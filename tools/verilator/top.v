==> flow/design.v <==
module wire_U0 (
  input [15:0] in,
  output [15:0] out
);
  assign out[15:0] = in[15:0];
endmodule  
module corebit_const #(parameter value=1) (
  output out
);
  assign out = value;
endmodule  
module coreir_add #(parameter width=1) (
  input [width-1:0] in0,
  input [width-1:0] in1,
  output [width-1:0] out
);
  assign out = in0 + in1;
endmodule  
module coreir_const #(parameter value=1, parameter width=1) (
  output [width-1:0] out
);
  assign out = value;
endmodule  
module coreir_reg #(parameter init=1, parameter width=1) (
  input clk,
  input [width-1:0] in,
  output [width-1:0] out
);
reg [width-1:0] outReg=init;
always @(posedge clk) begin
  outReg <= in;
end
assign out = outReg;
endmodule  
module Linebuffer_U3 (
  input  clk,
  input [15:0] in,
  output [15:0] out_0_0,
  output [15:0] out_0_1,
  input  wen
);
  wire  reg_0_1__clk;
  wire [15:0] reg_0_1__in;
  wire [15:0] reg_0_1__out;
  coreir_reg #(.init(16'd0),.width(16)) reg_0_1(
    .clk(reg_0_1__clk),
    .in(reg_0_1__in),
    .out(reg_0_1__out)
  );
  assign reg_0_1__clk = clk;
  assign reg_0_1__in[15:0] = in[15:0];
  assign out_0_0[15:0] = reg_0_1__out[15:0];
  assign out_0_1[15:0] = in[15:0];
endmodule  
module DesignTop (
  input  clk,
  input [15:0] in_0,
  output [15:0] out,
  output [15:0] lb0,
  output [15:0] lb1
);
  wire [15:0] _302_pt__in;
  wire [15:0] _302_pt__out;
  wire_U0 _302_pt(
    .in(_302_pt__in),
    .out(_302_pt__out)
  );
  wire [15:0] _305_pt__in;
  wire [15:0] _305_pt__out;
  wire_U0 _305_pt(
    .in(_305_pt__in),
    .out(_305_pt__out)
  );
  wire [15:0] add_301_303_304__in0;
  wire [15:0] add_301_303_304__out;
  wire [15:0] add_301_303_304__in1;
  coreir_add #(.width(16)) add_301_303_304(
    .in0(add_301_303_304__in0),
    .in1(add_301_303_304__in1),
    .out(add_301_303_304__out)
  );
  wire [15:0] add_301_306_307__in0;
  wire [15:0] add_301_306_307__out;
  wire [15:0] add_301_306_307__in1;
  coreir_add #(.width(16)) add_301_306_307(
    .in0(add_301_306_307__in0),
    .in1(add_301_306_307__in1),
    .out(add_301_306_307__out)
  );
  wire [15:0] const0__300__out;
  coreir_const #(.value(16'd0),.width(16)) const0__300(
    .out(const0__300__out)
  );
  wire  lb_p4_clamped_stencil_update_stream__wen;
  wire [15:0] lb_p4_clamped_stencil_update_stream__out_0_1;
  wire  lb_p4_clamped_stencil_update_stream__clk;
  wire [15:0] lb_p4_clamped_stencil_update_stream__out_0_0;
  wire [15:0] lb_p4_clamped_stencil_update_stream__in;
  Linebuffer_U3 lb_p4_clamped_stencil_update_stream(
    .clk(lb_p4_clamped_stencil_update_stream__clk),
    .in(lb_p4_clamped_stencil_update_stream__in),
    .out_0_0(lb_p4_clamped_stencil_update_stream__out_0_0),
    .out_0_1(lb_p4_clamped_stencil_update_stream__out_0_1),
    .wen(lb_p4_clamped_stencil_update_stream__wen)
  );
  assign lb0 = lb_p4_clamped_stencil_update_stream__out_0_0;
  assign lb1 = lb_p4_clamped_stencil_update_stream__out_0_1;
  wire  lb_p4_clamped_stencil_update_stream_wen__out;
  corebit_const #(.value(1)) lb_p4_clamped_stencil_update_stream_wen(
    .out(lb_p4_clamped_stencil_update_stream_wen__out)
  );
  assign _302_pt__in[15:0] = lb_p4_clamped_stencil_update_stream__out_0_0[15:0];
  assign add_301_303_304__in1[15:0] = _302_pt__out[15:0];
  assign _305_pt__in[15:0] = lb_p4_clamped_stencil_update_stream__out_0_1[15:0];
  assign add_301_306_307__in1[15:0] = _305_pt__out[15:0];
  assign add_301_303_304__in0[15:0] = const0__300__out[15:0];
  assign add_301_306_307__in0[15:0] = add_301_303_304__out[15:0];
  assign out[15:0] = add_301_306_307__out[15:0];
  assign lb_p4_clamped_stencil_update_stream__clk = clk;
  assign lb_p4_clamped_stencil_update_stream__in[15:0] = in_0[15:0];
  assign lb_p4_clamped_stencil_update_stream__wen = lb_p4_clamped_stencil_update_stream_wen__out;
endmodule  
From RTL to reports: DesignTop
The steps from the RTL of DesignTop to its reports follow in flow order.
Lines are those of the file above, counted from 1.
Cell names lack the library's common part.
{"block": "design", "top": "DesignTop", "clock": "clk", "lib": "sky130hd", "pvt_corner": "tt_025C_1v80"}

Word-level counts
Counts by Yosys on the flattened word-level netlist (proc, flatten, opt, wreduce; memories kept). Register bits leave out memories and registers merged into their read ports (data or address); mux counts leave out enables and synchronous resets folded into registers. Print and check cells are left out. Cells with the same type and inputs are merged into one.
{"block": "bits", "register_bits": 16, "in_bits": 17, "out_inout_bits": 48, "wordCells": 2}
{"block": "op_classes", "add_sub_neg": 1}
{"block": "op_table", "cell": "adder 16 bit", "count": 1}

Depth
Longest topological path by Yosys (ltp), each cell counted once; first at word level (registers and memories cut), then after technology mapping (sequential cells cut; the memories' decode and read muxes count).
{"block": "depth", "depth_word": 1, "abc_area": 1, "ltp_mapped": 10, "depth_no_buf": 10}

After synthesis
The flow's flattened synthesis, as Yosys stat reports it; memories are mapped. The netlist is that of the ABC_AREA named above (0 if unset); the other value can give another one.
{"block": "by_type", "cell_type": "dfxtp_1", "count": 16, "area_total_um2": 320.307}
{"block": "by_type", "cell_type": "nand2_1", "count": 75, "area_total_um2": 281.52}
{"block": "by_type", "cell_type": "ha_1", "count": 15, "area_total_um2": 187.68}
{"block": "by_type", "cell_type": "inv_1", "count": 33, "area_total_um2": 123.869}
{"block": "by_type", "cell_type": "buf_4", "count": 16, "area_total_um2": 120.115}
{"block": "by_type", "cell_type": "xor2_1", "count": 6, "area_total_um2": 52.55}
{"block": "by_type", "cell_type": "nand3_1", "count": 8, "area_total_um2": 40.038}
{"block": "by_type", "cell_type": "nand2_2", "count": 6, "area_total_um2": 37.536}
{"block": "by_type", "cell_type": "nor2_1", "count": 9, "area_total_um2": 33.782}
{"block": "by_type", "cell_type": "a21oi_1", "count": 6, "area_total_um2": 30.029}
{"block": "by_type", "cell_type": "nor3_2", "count": 3, "area_total_um2": 30.029}
{"block": "by_type", "cell_type": "fa_1", "count": 1, "area_total_um2": 20.019}
{"block": "by_type", "cell_type": "xnor2_1", "count": 2, "area_total_um2": 17.517}
{"block": "by_type", "cell_type": "nand3b_1", "count": 2, "area_total_um2": 15.014}
{"block": "by_type", "cell_type": "inv_2", "count": 3, "area_total_um2": 11.261}
{"block": "by_type", "cell_type": "nand3_2", "count": 1, "area_total_um2": 10.01}
{"block": "by_type", "cell_type": "a21oi_2", "count": 1, "area_total_um2": 8.758}
{"block": "by_type", "cell_type": "and2_4", "count": 1, "area_total_um2": 8.758}
Other cell types: 4; their cells: 4.
{"block": "synth_totals", "cells": 208, "yosys_area_mm2": 0.0013738, "sequential_area_mm2": 0.0003203, "flip_flops": 16, "buf_cells": 16}

Worst setup path after synthesis
Source: OpenSTA report_checks on the synthesized netlist (no wires, ideal clock, input and output delay 20% of the period each), path of least setup slack; recovery checks are left aside. Register names are those of the netlist, which keeps one name where synthesis merged equal registers.
{"block": "synth_path", "kind": "input -> output", "from": "input port in_0[0]", "to": "output port out[8]", "period_ns": 2.4, "in_delay_ns": 0.480, "out_delay_ns": 0.480, "t_first_pin_ns": 0.480, "arrival_time_ns": 1.659, "t_required_ns": 1.920, "path_slack_ns": 0.261, "delay_ns": 1.179, "stages": 8, "n_path_buf": 0, "period_less_setup_slack_ns": 2.139}
"delay_ns" = arrival - input delay + setup time.
A path that ends at an output port has no setup time.
"stages": output pins that drive a net of the path, with the launching flip-flop's if there is one; two outputs of one cell count as two.
"period_less_setup_slack_ns" is the clock period less the worst setup slack; recovery checks do not enter. This is arithmetic on one report: input and output delays are still those of the set period (20% each).
The rows between start and end are the longest chain of elaborated cells between them; the timing report does not say that the signal goes this way. Where chains are equally long, one stands for them.
A line is the first line of the expression or statement that the cell stems from. Yosys adds cells for indexed reads and writes and turns some case tables into memories.
{"block": "synth_between", "path_cell_list": "ha_1 fa_1 nand2_1 nand2_1 and2_4 nand2_1 nand2_1 xor2_1", "elab_chain_cells": 1, "cone_cells": 1, "lines_between": 1, "cone_classes": "1 x add/sub"}
{"block": "synth_lines", "element": "start, declared", "line_no": 57, "text": "input [15:0] in_0,"}
{"block": "synth_lines", "element": "adder 16 bit", "line_no": 17, "text": "assign out = in0 + in1;"}
{"block": "synth_lines", "element": "end, declared", "line_no": 58, "text": "output [15:0] out,"}

Timing after layout
Path of least setup slack in the final report of run A (OpenROAD, finished layout, wires in). Where an end is a register, its clock arrival counts in the times.
{"block": "layout_path", "kind": "input -> output", "from": "input port in_0[13]", "to": "output port out[14]", "period_ns": 2.32, "in_delay_ns": 0.46, "out_delay_ns": 0.46, "t_first_pin_ns": 0.46, "arrival_time_ns": 2.00, "t_required_ns": 1.86, "path_slack_ns": -0.15, "stages": 11, "n_path_buf": 2}
The rows between start and end are the longest chain of elaborated cells between them; the timing report does not say that the signal goes this way. Where chains are equally long, one stands for them.
{"block": "layout_between", "path_cell_list": "dlygate4sd2_1 ha_4 nand2_1 inv_1 nand2_1 nand2_1 a21oi_2 nand2_2 nand2_1 nand2_1 buf_2", "elab_chain_cells": 1, "cone_cells": 1, "lines_between": 1, "cone_classes": "1 x add/sub"}
{"block": "layout_lines", "element": "start, declared", "line_no": 57, "text": "input [15:0] in_0,"}
{"block": "layout_lines", "element": "adder 16 bit", "line_no": 17, "text": "assign out = in0 + in1;"}
{"block": "layout_lines", "element": "end, declared", "line_no": 58, "text": "output [15:0] out,"}

Lab notebook: DesignTop

Top module DesignTop; platform sky130hd; tools Yosys and OpenROAD; 2 stored runs in no particular order. Input and output delays are each 20% of the period that was set; the output load is 0.01 pF.
"achievedPeriod_ns" is the run's clock period less its worst setup slack. It is reckoned from that one timing run; input and output delays stay at 20% of the period that was set.
"worst_path_time_ns" means the part of the period allowed to the worst setup path (the constraints hold back 20% at inputs and 20% at outputs) less its slack; where the path has registers, the arrival times of their clocks count too.
"design_power_uw" rests on the timing tool's default activity at the inputs, not on a simulated workload.

{"run": "run A", "settings": { "period_ns": 2.32, "CORE_UTILIZATION": 25, "SETUP_SLACK_MARGIN": 0.24, "PLACE_DENSITY": 0.8, "CELL_PAD_IN_SITES_DETAIL_PLACEMENT": 2, "TNS_END_PERCENT": 40, "ABC_AREA": 1, "GPL_TIMING_DRIVEN": 0, "GPL_ROUTABILITY_DRIVEN": 1, "MIN_ROUTING_LAYER": "met2", "CAP_MARGIN": 20, "CORE_MARGIN": 2, "SLEW_MARGIN": 20 }, "results": { "synthesis_area_mm2": 0.0013738, "die_area_mm2": 0.0061043, "stdcell_area_mm2": 0.0025237, "util_pct": 48.5, "final_setup_ws_ns": -0.148, "fin_tns_ns": -0.454, "holdWs_ns": 0.319, "design_power_uw": 1221, "achievedPeriod_ns": 2.468, "worst_path_time_ns": 1.54, "critical_path_type": "input -> output" }}
{"run": "run B", "settings": { "period_ns": 3.52, "CORE_UTILIZATION": 61, "CELL_PAD_IN_SITES_DETAIL_PLACEMENT": 2, "TNS_END_PERCENT": 45, "CTS_CLUSTER_SIZE": 86, "CAP_MARGIN": 20, "CORE_MARGIN": 2, "SLEW_MARGIN": 20 }, "outcome": "stopped before the end: placement reported GPL-0301"}
